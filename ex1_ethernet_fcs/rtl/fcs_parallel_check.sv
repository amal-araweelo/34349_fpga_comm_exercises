==> flow/design.v <==
module fcs_parallel_check (
    input  logic        clk,
    input  logic        reset,
    input  logic        start_of_frame,
    input  logic        end_of_frame,
    input  logic [7:0]  data_in,
    output logic        fcs_error
);
  logic [31:0] crc_r;
  logic        in_frame;
  logic [3:0]  start_cntr;       
  logic [3:0]  fcs_byte_cntr;    
  logic        fcs_error_r;
  logic [7:0]  data_proc;
  assign fcs_error = fcs_error_r;
  always_comb begin
    data_proc = data_in;  
    if (start_cntr < 4 && start_cntr != 0)
      data_proc = ~data_in;   
    else if (start_of_frame)
      data_proc = ~data_in;  
    else if (fcs_byte_cntr < 4)
      data_proc = ~data_in;  
    else if (end_of_frame)
      data_proc = ~data_in;  
  end
  always_ff @(posedge clk) begin
    fcs_error_r <= 1'b0;  
    if (!reset) begin
      crc_r         <= 32'b0;
      start_cntr    <= 4;
      fcs_byte_cntr <= 4;
      in_frame      <= 1'b0;
      fcs_error_r   <= 1'b0;
    end
    else begin
      if (start_of_frame) begin
        in_frame   <= 1'b1;
        start_cntr <= 3;
      end
      if (end_of_frame)
        fcs_byte_cntr <= fcs_byte_cntr - 4'd1;
      if (start_of_frame || in_frame) begin  
        crc_r[0] <= crc_r[24] ^ crc_r[30] ^ data_proc[0];
        crc_r[1] <= crc_r[24] ^ crc_r[25] ^ crc_r[30] ^ crc_r[31] ^ data_proc[1];
        crc_r[2] <= crc_r[24] ^ crc_r[25] ^ crc_r[26] ^ crc_r[30] ^ crc_r[31] ^ data_proc[2];
        crc_r[3] <= crc_r[25] ^ crc_r[26] ^ crc_r[27] ^ crc_r[31] ^ data_proc[3];
        crc_r[4] <= crc_r[24] ^ crc_r[26] ^ crc_r[27] ^ crc_r[28] ^ crc_r[30] ^ data_proc[4];
        crc_r[5] <= crc_r[24] ^ crc_r[25] ^ crc_r[27] ^ crc_r[28] ^ crc_r[29] ^ crc_r[30] ^ crc_r[31] ^ data_proc[5];
        crc_r[6] <= crc_r[25] ^ crc_r[26] ^ crc_r[28] ^ crc_r[29] ^ crc_r[30] ^ crc_r[31] ^ data_proc[6];
        crc_r[7] <= crc_r[24] ^ crc_r[26] ^ crc_r[27] ^ crc_r[29] ^ crc_r[31] ^ data_proc[7];
        crc_r[8] <= crc_r[0] ^ crc_r[24] ^ crc_r[25] ^ crc_r[27] ^ crc_r[28];
        crc_r[9] <= crc_r[1] ^ crc_r[25] ^ crc_r[26] ^ crc_r[28] ^ crc_r[29];
        crc_r[10] <= crc_r[24] ^ crc_r[26] ^ crc_r[27] ^ crc_r[29] ^ crc_r[2];
        crc_r[11] <= crc_r[24] ^ crc_r[25] ^ crc_r[27] ^ crc_r[28] ^ crc_r[3];
        crc_r[12] <= crc_r[24] ^ crc_r[25] ^ crc_r[26] ^ crc_r[28] ^ crc_r[29] ^ crc_r[30] ^ crc_r[4];
        crc_r[13] <= crc_r[25] ^ crc_r[26] ^ crc_r[27] ^ crc_r[29] ^ crc_r[30] ^ crc_r[31] ^ crc_r[5];
        crc_r[14] <= crc_r[26] ^ crc_r[27] ^ crc_r[28] ^ crc_r[30] ^ crc_r[31] ^ crc_r[6];
        crc_r[15] <= crc_r[27] ^ crc_r[28] ^ crc_r[29] ^ crc_r[31] ^ crc_r[7];
        crc_r[16] <= crc_r[24] ^ crc_r[28] ^ crc_r[29] ^ crc_r[8];
        crc_r[17] <= crc_r[25] ^ crc_r[29] ^ crc_r[30] ^ crc_r[9];
        crc_r[18] <= crc_r[10] ^ crc_r[26] ^ crc_r[30] ^ crc_r[31];
        crc_r[19] <= crc_r[11] ^ crc_r[27] ^ crc_r[31];
        crc_r[20] <= crc_r[12] ^ crc_r[28];
        crc_r[21] <= crc_r[13] ^ crc_r[29];
        crc_r[22] <= crc_r[14] ^ crc_r[24];
        crc_r[23] <= crc_r[15] ^ crc_r[24] ^ crc_r[25] ^ crc_r[30];
        crc_r[24] <= crc_r[16] ^ crc_r[25] ^ crc_r[26] ^ crc_r[31];
        crc_r[25] <= crc_r[17] ^ crc_r[26] ^ crc_r[27];
        crc_r[26] <= crc_r[18] ^ crc_r[24] ^ crc_r[27] ^ crc_r[28] ^ crc_r[30];
        crc_r[27] <= crc_r[19] ^ crc_r[25] ^ crc_r[28] ^ crc_r[29] ^ crc_r[31];
        crc_r[28] <= crc_r[20] ^ crc_r[26] ^ crc_r[29] ^ crc_r[30];
        crc_r[29] <= crc_r[21] ^ crc_r[27] ^ crc_r[30] ^ crc_r[31];
        crc_r[30] <= crc_r[22] ^ crc_r[28] ^ crc_r[31];
        crc_r[31] <= crc_r[23] ^ crc_r[29];
        if (start_cntr < 4 && start_cntr != 0)  
          start_cntr <= start_cntr - 4'd1;
        if (fcs_byte_cntr < 4)   
          fcs_byte_cntr <= fcs_byte_cntr - 4'd1;
        if (fcs_byte_cntr == 0) begin  
          fcs_error_r <= (crc_r == 32'h0000_0000) ? 1'b0 : 1'b1;
          in_frame <= 1'b0;
          crc_r         <= 32'b0;
          start_cntr    <= 4;
          fcs_byte_cntr <= 4;
        end
      end
    end
  end
endmodule
# --- Tool chain data of fcs_parallel_check ---
# Tool output for the design above, in the order of the flow.
# Line numbers count from 1 in the design file above.
# Operators: Yosys type, input widths -> output width; for muxes data width and select width s.
# Cell names lack the library's common part.
setup:
  design: "fcs_parallel_check"
  clock_port: "clk"
  lib: "sky130hd"
  pvt_corner: "tt_025C_1v80"

# --- After elaboration ---
# Counts by Yosys on the flattened word-level netlist (proc, flatten, opt, wreduce; memories kept). Register bits leave out memories and registers merged into their read ports (data or address); mux counts leave out enables and synchronous resets folded into registers. Print and check cells are left out. Cells with the same type and inputs are merged into one.
bits:
  ff_bits: 42
  inputBits: 12
  output_inout_bits: 1
  elab_cells: 194
op_classes:
  n_addsub: 2
  compare: 2
  n_mux: 48
  n_logic: 100
  n_reduce_logical: 6
op_table:
  columns: ["op", "count"]
  rows:
  - ["$xor 1x1->1", 99]
  - ["$mux 1", 36]
  - ["$logic_not 32->1", 1]
  - ["$mux 8", 4]
  - ["$mux 4", 8]
  - ["$sub 4x1->4 const B", 2]
  - ["$lt 4x3->1 const B", 2]
  - ["$not 8->8", 1]
  - ["$logic_not 4->1", 1]
  - ["$reduce_bool 4->1", 1]
  - ["$reduce_and 3->1", 1]
  - ["$logic_and 1x1->1", 1]
  - ["$logic_or 1x1->1", 1]

# --- Depth ---
# Longest topological path by Yosys (ltp), each cell counted once; first at word level (registers and memories cut), then after technology mapping (sequential cells cut; the memories' decode and read muxes count).
depth:
  word_depth: 8
  abc_area: 0
  ltp_mapped: 7
  mapped_depth_nobuf: 6

# --- Netlist ---
# The flow's flattened synthesis, as Yosys stat reports it; memories are mapped. The netlist is that of the ABC_AREA named above (0 if unset); the other value can give another one.
# Totals and module areas in this step are rounded.
synth_totals:
  cell_count: 252
  area_um2: 2500
  seq_area_um2: 840
  ffs: 42
types:
  columns: ["type", "count"]
  rows:
  - ["dfxtp_1", 42]
  - ["xnor2_1", 49]
  - ["xnor3_1", 9]
  - ["a22o_1", 12]
  - ["o21ai_0", 21]
  - ["xor2_1", 12]
  - ["nand2_1", 20]
  - ["xnor2_2", 4]
  - ["ha_1", 5]
  - ["xor3_1", 2]
  - ["buf_6", 4]
  - ["inv_1", 11]
  - ["nor4_1", 6]
  - ["o22ai_1", 5]
  - ["clkbuf_8", 2]
  - ["xnor2_4", 1]
  - ["a21oi_1", 5]
  - ["nor3_1", 5]
# Other cell types: 23; their cells: 37.

# --- Worst setup path after synthesis ---
# Path of least setup slack by OpenSTA after synthesis, without wires, with an ideal clock, recovery checks aside; 20% of the period is set as input and as output delay. Where synthesis merged equal registers, the netlist keeps one of their names.
synth_timing:
  path_type: "input to register"
  start: "input end_of_frame"
  end: "register crc_r[1]"
  period_ns: 4.04
  setup_time_ns: 0.117
  launch_ns: 0.808
  arrival_time_ns: 2.095
  required_ns: 3.923
  slack_ns: 1.828
  delay_ns: 1.404
  path_stages: 4
  n_path_buf: 1
  synth_period_reached_ns: 2.212
# "delay_ns" is the arrival time less input delay plus setup time.
# "path_stages" counts driving pins, that of a launching flip-flop among them; a cell with two outputs on the path counts twice.
# "synth_period_reached_ns" = period - worst setup slack (recovery checks aside). The figure is calculated, with input and output delays left at 20% of the set period.
# Between the ends stands the longest chain of elaborated cells between them, by number of cells; it is not shown to be the way that was timed. Of several equally long chains one is given.
# Each line given opens the expression or statement behind the cell; cells for indexed reads and writes are added by Yosys, which also makes memories of some case tables.
# A register here has more assigning lines than the two given.
synth_between:
  path_cell_list: "clkbuf_8 > nor4_4 > xnor3_1 > a22o_1"
  elab_chain_len: 6
  cells_between: 6
  classes_between: "5 x mux; 1 x logic"
synth_rtl:
  columns: ["item", "line_no", "source"]
  rows:
  - ["start: declaration", 5, "input  logic        end_of_frame,"]
  - ["$mux 8", 24, "else if (end_of_frame)"]
  - ["$mux 8", 22, "else if (fcs_byte_cntr < 4)"]
  - ["$mux 8", 20, "else if (start_of_frame)"]
  - ["$mux 8", 18, "if (start_cntr < 4 && start_cntr != 0)"]
  - ["$xor 1x1->1", 45, "crc_r[1] <= crc_r[24] ^ crc_r[25] ^ crc_r[30] ^ crc_r[31] ^ data_proc[1];"]
  - ["$mux 1", 80, "if (fcs_byte_cntr == 0) begin"]
  - ["end: assignment", 45, null]
  - ["end: assignment", 83, "crc_r         <= 32'b0;"]
  - ["end: declaration", 9, "logic [31:0] crc_r;"]

# --- Path in the finished layout ---
# Path of least setup slack in the final report of flow run 1 (OpenROAD, finished layout, wires in). Where an end is a register, its clock arrival counts in the times.
layout_timing:
  path_type: "input to register"
  start: "input start_of_frame"
  end: "register crc_r[1]"
  period_ns: 3.44
  setup_time_ns: 0.10
  launch_ns: 0.69
  arrival_time_ns: 2.67
  required_ns: 3.64
  slack_ns: 0.97
  path_stages: 4
  n_path_buf: 1
# Between the ends stands the longest chain of elaborated cells between them, by number of cells; it is not shown to be the way that was timed. Of several equally long chains one is given.
# A register here has more assigning lines than the two given.
layout_between:
  path_cell_list: "clkdlybuf4s50_1 > nor4_4 > xnor3_1 > a22o_1"
  elab_chain_len: 4
  cells_between: 5
  classes_between: "3 x mux; 1 x logic; 1 x reduce/logical"
layout_rtl:
  columns: ["item", "line_no", "source"]
  rows:
  - ["start: declaration", 4, "input  logic        start_of_frame,"]
  - ["$mux 8", 20, "else if (start_of_frame)"]
  - ["$mux 8", 18, "if (start_cntr < 4 && start_cntr != 0)"]
  - ["$xor 1x1->1", 45, "crc_r[1] <= crc_r[24] ^ crc_r[25] ^ crc_r[30] ^ crc_r[31] ^ data_proc[1];"]
  - ["$mux 1", 80, "if (fcs_byte_cntr == 0) begin"]
  - ["end: assignment", 45, null]
  - ["end: assignment", 83, "crc_r         <= 32'b0;"]
  - ["end: declaration", 9, "logic [31:0] crc_r;"]

# 2 stored runs of fcs_parallel_check in the flow (synthesis by Yosys, layout by OpenROAD, sky130hd cells), in arbitrary order. Constraints: input delay and output delay 20% of the set period each, output load 0.01 pF.
# "achieved_clock_period_ns" = clock period - worst setup slack. The figure is calculated, with input and output delays left at 20% of the set period.
# By "critical_path_time_ns" is meant the share of the clock period that the worst setup path is allowed (20% is reserved at inputs, 20% at outputs), minus its slack. Clock arrival times at its registers enter into it.
# By "totalPower_mw" is meant OpenSTA's value without simulated activity: inputs other than the clock are taken to toggle once in ten clock periods, and the tool carries that through the logic.
# Measured values are rounded.
runs:
  - name: "flow run 1"
    settings:
      period_ns: 3.44
      CORE_UTILIZATION: 50
      SETUP_SLACK_MARGIN: -0.2
      PLACE_DENSITY: 0.58
      CORE_MARGIN: 10
      CELL_PAD_IN_SITES_DETAIL_PLACEMENT: 1
      GPL_ROUTABILITY_DRIVEN: 0
      MIN_ROUTING_LAYER: "met2"
      CAP_MARGIN: 20
      SLEW_MARGIN: 20
    results:
      synthesis_area_um2: 2500
      die_footprint_um2: 8300
      stdcell_area_um2: 2800
      utilization_pct: 57
      fin_ws_ns: 0.97
      tns_ns: 0.000
      final_hold_ws_ns: 0.48
      totalPower_mw: 3.1
      achieved_clock_period_ns: 2.469
      critical_path_time_ns: 1.78
      worstPathKind: "input to register"
  - name: "flow run 2"
    settings:
      period_ns: 1.46
      CORE_UTILIZATION: 42
      SETUP_SLACK_MARGIN: 0.27
      PLACE_DENSITY_LB_ADDON: 0.15
      CELL_PAD_IN_SITES_GLOBAL_PLACEMENT: 3
      ABC_AREA: 1
      GPL_ROUTABILITY_DRIVEN: 0
      CAP_MARGIN: 20
      CORE_MARGIN: 2
      SLEW_MARGIN: 20
    outcome: "stopped before the end: placement reported FLW-0024"

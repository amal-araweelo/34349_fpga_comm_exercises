==> flow/design.v <==
module fcs_serial_check (
    input  logic clk,              
    input  logic reset,            
    input  logic start_of_frame,   
    input  logic end_of_frame,     
    input  logic data_in,          
    output logic fcs_error        
  );
  logic [31:0] crc_r;
  logic        in_frame;
  logic [6:0]  start_cntr;
  logic [6:0]  fcs_bit_cntr;
  logic        fcs_error_r;
  logic fb;
  always_comb begin
    if (start_cntr < 'd32 && start_cntr != 'd0) begin
      fb = ~data_in ^ crc_r[31];   
    end else if (start_of_frame) begin
      fb = ~data_in ^ crc_r[31];  
    end else if (fcs_bit_cntr < 'd32) begin
      fb = ~data_in ^ crc_r[31];  
    end else if (end_of_frame) begin
      fb = ~data_in ^ crc_r[31];  
    end else begin
      fb = data_in ^ crc_r[31];   
    end
  end
  assign fcs_error = fcs_error_r;  
  always_ff @(posedge clk) begin
    fcs_error_r <= 'b0;  
    if (!reset) begin
      crc_r        <= 'b0;
      start_cntr   <= 'd32;
      fcs_bit_cntr <= 'd32;
      in_frame     <= 'b0;
      fcs_error_r  <= 'b0;
    end else begin
      if (start_of_frame) begin
          in_frame <= 'b1;
          start_cntr <= 'd31;
      end
      if (end_of_frame) begin
        fcs_bit_cntr <= fcs_bit_cntr - 7'd1;
      end
      if (start_of_frame || in_frame) begin  
        crc_r[31] <= crc_r[30];  
        crc_r[30] <= crc_r[29];
        crc_r[29] <= crc_r[28];
        crc_r[28] <= crc_r[27];
        crc_r[27] <= crc_r[26];
        crc_r[26] <= crc_r[25] ^ crc_r[31];
        crc_r[25] <= crc_r[24];
        crc_r[24] <= crc_r[23];
        crc_r[23] <= crc_r[22] ^ crc_r[31];
        crc_r[22] <= crc_r[21] ^ crc_r[31];
        crc_r[21] <= crc_r[20];
        crc_r[20] <= crc_r[19];
        crc_r[19] <= crc_r[18];
        crc_r[18] <= crc_r[17];
        crc_r[17] <= crc_r[16];
        crc_r[16] <= crc_r[15] ^ crc_r[31];
        crc_r[15] <= crc_r[14];
        crc_r[14] <= crc_r[13];
        crc_r[13] <= crc_r[12];
        crc_r[12] <= crc_r[11] ^ crc_r[31];
        crc_r[11] <= crc_r[10] ^ crc_r[31];
        crc_r[10] <= crc_r[9]  ^ crc_r[31];
        crc_r[9]  <= crc_r[8];
        crc_r[8]  <= crc_r[7] ^ crc_r[31];
        crc_r[7]  <= crc_r[6] ^ crc_r[31];
        crc_r[6]  <= crc_r[5];
        crc_r[5]  <= crc_r[4] ^ crc_r[31];
        crc_r[4]  <= crc_r[3] ^ crc_r[31];
        crc_r[3]  <= crc_r[2];
        crc_r[2]  <= crc_r[1] ^ crc_r[31];
        crc_r[1]  <= crc_r[0] ^ crc_r[31];
        crc_r[0]  <= fb;
        if (start_cntr < 7'd32 && start_cntr != 7'd0) start_cntr <= start_cntr - 7'd1;
        else if (start_cntr == 7'd1) start_cntr <= 7'd0;  
        if (fcs_bit_cntr < 7'd32) fcs_bit_cntr <= fcs_bit_cntr - 7'd1;
        else if (fcs_bit_cntr == 7'd1) fcs_bit_cntr <= 7'd0;
        if (fcs_bit_cntr == 7'd0) begin
          fcs_error_r <= (crc_r == 32'h0000_0000) ? 1'b0: 1'b1;
          in_frame <=1'b0;
          crc_r <= 32'b0;
          start_cntr   <= 7'd32;
          fcs_bit_cntr <= 7'd32;
        end
      end
    end
  end
endmodule
# ---- Step by step through the tools: fcs_serial_check
# The steps from the RTL of fcs_serial_check to its reports follow in flow order.
# Lines are those of the file above, counted from 1.
# Operators carry their Yosys type and port widths (W data, S select, Z words).
# Not given: n/a
dict set report design {
  top_module {fcs_serial_check}
  clk_port {clk}
  library {sky130hd}
  lib_corner {tt_025C_1v80}
}

# ---- Word level
# Counts by Yosys on the flattened word-level netlist (proc, flatten, opt, wreduce; memories kept). Register bits leave out memories and registers merged into their read ports (data or address); mux counts leave out enables and synchronous resets folded into registers. Print and check cells are left out.
dict set report bits {
  register_bits 48
  word_cells 117
}
dict set report classes {
  n_addsub 2
  cmp 4
  n_eq 2
  mux 50
  n_logic 16
  reduce_logical 7
}
# operator n
set op_table {}
lappend op_table {{$mux W7} 10}
lappend op_table {{$mux W1} 40}
lappend op_table {{$logic_not A32 Y1} 1}
lappend op_table {{$lt A7 B6 Y1 const B} 4}
lappend op_table {{$xor A1 B1 Y1} 15}
lappend op_table {{$sub A7 B1 Y7 const B} 2}
lappend op_table {{$eq A7 B1 Y1 const B} 2}
lappend op_table {{$logic_not A7 Y1} 1}
lappend op_table {{$reduce_bool A7 Y1} 1}
lappend op_table {{$reduce_and A3 Y1} 1}
lappend op_table {{$logic_and A1 B1 Y1} 2}
lappend op_table {{$logic_or A1 B1 Y1} 1}
lappend op_table {{$not A1 Y1} 1}

# ---- Depth
# Yosys ltp: most cells in a row. Word level: on the elaborated netlist, between registers, memories and ports. Mapped: between sequential cells and ports; inverters and the memories' decode and read muxes count.
dict set report depth {
  ltp_word 7
  abc_area 0
  mapped_depth 7
}

# ---- Synthesis result
# Yosys stat after the flow's synthesis: flattened, memories mapped to cells. It holds for the ABC_AREA given above (unset counts as 0); a run with the other value may have another netlist.
# The area totals of this step are shown rounded.
# type n type_area_um2
set by_type {}
lappend by_type {sky130_fd_sc_hd__dfxtp_1 48 960.922}
lappend by_type {sky130_fd_sc_hd__a22o_1 26 227.718}
lappend by_type {sky130_fd_sc_hd__xor2_1 9 78.826}
lappend by_type {sky130_fd_sc_hd__xnor2_1 7 61.309}
lappend by_type {sky130_fd_sc_hd__nor4_1 9 56.304}
lappend by_type {sky130_fd_sc_hd__ha_1 4 50.048}
lappend by_type {sky130_fd_sc_hd__o21ai_0 10 50.048}
lappend by_type {sky130_fd_sc_hd__nor2_1 13 48.797}
lappend by_type {sky130_fd_sc_hd__a22oi_1 6 45.043}
lappend by_type {sky130_fd_sc_hd__nor2b_1 7 43.792}
lappend by_type {sky130_fd_sc_hd__inv_1 10 37.536}
lappend by_type {sky130_fd_sc_hd__nand2_1 8 30.029}
lappend by_type {sky130_fd_sc_hd__a2111oi_4 1 27.526}
lappend by_type {sky130_fd_sc_hd__clkbuf_1 7 26.275}
lappend by_type {sky130_fd_sc_hd__a21oi_1 5 25.024}
lappend by_type {sky130_fd_sc_hd__or3_1 4 25.024}
lappend by_type {sky130_fd_sc_hd__a211oi_1 3 22.522}
lappend by_type {sky130_fd_sc_hd__o211ai_1 3 22.522}
# Not listed: further types 26, cells in them 39.
dict set report mapped {
  cell_count 219
  synth_area_mm2 0.00211
  seqArea_mm2 0.000961
  flip_flops 48
  buffers 13
}

# ---- Path before layout
# Source: OpenSTA report_checks on the synthesized netlist (no wires, ideal clock, input and output delay 20% of the period each), path of least setup slack; recovery checks are left aside. Register names are those of the netlist, which keeps one name where synthesis merged equal registers.
dict set report synth_path {
  path_type {input port to flip-flop}
  start {in start_of_frame}
  end {reg fcs_bit_cntr[1]}
  tclk_ns 2.93
  input_delay_ns 0.586
  setup_time_ns 0.076
  arrival_ns 1.868
  setup_slack_ns 0.986
  delay_ns 1.358
  driving_pins 6
  synth_period_reached_ns 1.944
}
# "delay_ns" is the arrival time less input delay plus setup time.
# "driving_pins": output pins that drive a net of the path, with the launching flip-flop's if there is one; two outputs of one cell count as two.
# "synth_period_reached_ns" is the clock period less the worst setup slack; recovery checks do not enter. This is arithmetic on one report: input and output delays are still those of the set period (20% each).
# The rows between start and end are the longest chain of elaborated cells between them; the timing report does not say that the signal goes this way. Where chains are equally long, one stands for them.
# Each line given opens the expression or statement behind the cell; cells for indexed reads and writes are added by Yosys, which also makes memories of some case tables.
# A register here has more assigning lines than the two given.
dict set report synth_via {
  path_cell_list {sky130_fd_sc_hd__buf_2 > sky130_fd_sc_hd__or2_2 > sky130_fd_sc_hd__clkbuf_1 > sky130_fd_sc_hd__and4_1 > sky130_fd_sc_hd__or3_1 > sky130_fd_sc_hd__a21boi_0}
  elab_chain_len 2
  cells_between 2
  classes_between {mux (1); reduce/logical (1)}
}
# item line_no
set synth_rtl {}
lappend synth_rtl {{from (decl)} 4} ;# input  logic start_of_frame,
lappend synth_rtl {{$logic_or A1 B1 Y1} 45} ;# if (start_of_frame || in_frame) begin
lappend synth_rtl {{$mux W7} 45}
lappend synth_rtl {{to (assign)} 43} ;# fcs_bit_cntr <= fcs_bit_cntr - 7'd1;
lappend synth_rtl {{to (assign)} 80} ;# if (fcs_bit_cntr < 7'd32) fcs_bit_cntr <= fcs_bit_cntr - 7'd1;
lappend synth_rtl {{to (decl)} 12} ;# logic [6:0]  fcs_bit_cntr;

# ---- Worst path after layout
# Path of least setup slack in the final report of flow run A (OpenROAD, finished layout, wires in). Where an end is a register, its clock arrival counts in the times.
dict set report layout_path {
  path_type {flip-flop to flip-flop}
  start {reg start_cntr[0]}
  end {reg crc_r[0]}
  tclk_ns 2.2
  setup_time_ns 0.10
  arrival_ns 2.32
  setup_slack_ns 0.08
  driving_pins 7
}
# The rows between start and end are the longest chain of elaborated cells between them; the timing report does not say that the signal goes this way. Where chains are equally long, one stands for them.
# A register here has more assigning lines than the two given.
dict set report layout_via {
  path_cell_list {sky130_fd_sc_hd__dfxtp_1 > sky130_fd_sc_hd__inv_1 > sky130_fd_sc_hd__ha_1 > sky130_fd_sc_hd__or4b_1 > sky130_fd_sc_hd__a2111oi_4 > sky130_fd_sc_hd__xnor2_1 > sky130_fd_sc_hd__a22o_1}
  elab_chain_len 4
  cells_between 5
  classes_between {compare (1); mux (2); reduce/logical (2)}
}
# item line_no
set layout_rtl {}
lappend layout_rtl {{from (decl)} 11} ;# logic [6:0]  start_cntr;
lappend layout_rtl {{from (assign)} 33} ;# start_cntr   <= 'd32;
lappend layout_rtl {{from (assign)} 78} ;# if (start_cntr < 7'd32 && start_cntr != 7'd0) start_cntr <= start_cntr - 7'd1;
lappend layout_rtl {{$lt A7 B6 Y1} 16} ;# if (start_cntr < 'd32 && start_cntr != 'd0) begin
lappend layout_rtl {{$logic_and A1 B1 Y1} 16}
lappend layout_rtl {{$mux W1} 16}
lappend layout_rtl {{$mux W1} 82} ;# if (fcs_bit_cntr == 7'd0) begin
lappend layout_rtl {{to (assign)} 77} ;# crc_r[0]  <= fb;
lappend layout_rtl {{to (assign)} 85} ;# crc_r <= 32'b0;
lappend layout_rtl {{to (decl)} 9} ;# logic [31:0] crc_r;

# Top module fcs_serial_check; platform sky130hd; tools Yosys and OpenROAD; 2 stored runs in no particular order. Input and output delays are each 20% of the period that was set; the output load is 0.01 pF.
# "timing.achieved_period_ns" means the clock period less the worst setup slack. The figure is calculated, with input and output delays left at 20% of the set period.
# "worst_path_allowed_less_slack_ns": the worst setup path's part of the clock period (all of it between registers, 20% less for each end at a port) less its slack. A launch clock that arrives late makes it longer, a capture clock that arrives late makes it shorter.
# By "design_power_w" is meant OpenSTA's value without simulated activity: inputs other than the clock are taken to toggle once in ten clock periods, and the tool carries that through the logic.
# The measured numbers are rounded.
run="flow run A" settings period_ns=2.2 SETUP_SLACK_MARGIN=-0.21 CAP_MARGIN=20 CORE_MARGIN=2 CORE_UTILIZATION=40 SLEW_MARGIN=20
run="flow run A" results worst_path_allowed_less_slack_ns=2.12 path_kind="flip-flop to flip-flop" fin_hold_ws_ns=0.473 setupTns_ns=0.000 cell_area_final_mm2=0.00239 yosys_chip_area_mm2=0.00211 timing.achieved_period_ns=2.123 timing.setup.ws_ns=0.077 utilization_pct=46.9 design_die_area_mm2=0.00587 design_power_w=0.0021
run="flow run B" settings period_ns=1.79 CORE_UTILIZATION=56 PLACE_DENSITY_LB_ADDON=0.21 HOLD_SLACK_MARGIN=0.28 CORE_ASPECT_RATIO=1.99 CORE_MARGIN=9 ABC_AREA=0 GPL_TIMING_DRIVEN=1 GPL_ROUTABILITY_DRIVEN=0 CAP_MARGIN=35 SLEW_MARGIN=30
run="flow run B" results worst_path_allowed_less_slack_ns=1.81 path_kind="flip-flop to flip-flop" fin_hold_ws_ns=0.470 setupTns_ns=-0.025 cell_area_final_mm2=0.00251 yosys_chip_area_mm2=0.00211 timing.achieved_period_ns=1.815 timing.setup.ws_ns=-0.025 utilization_pct=68.8 design_die_area_mm2=0.00643 design_power_w=0.00269
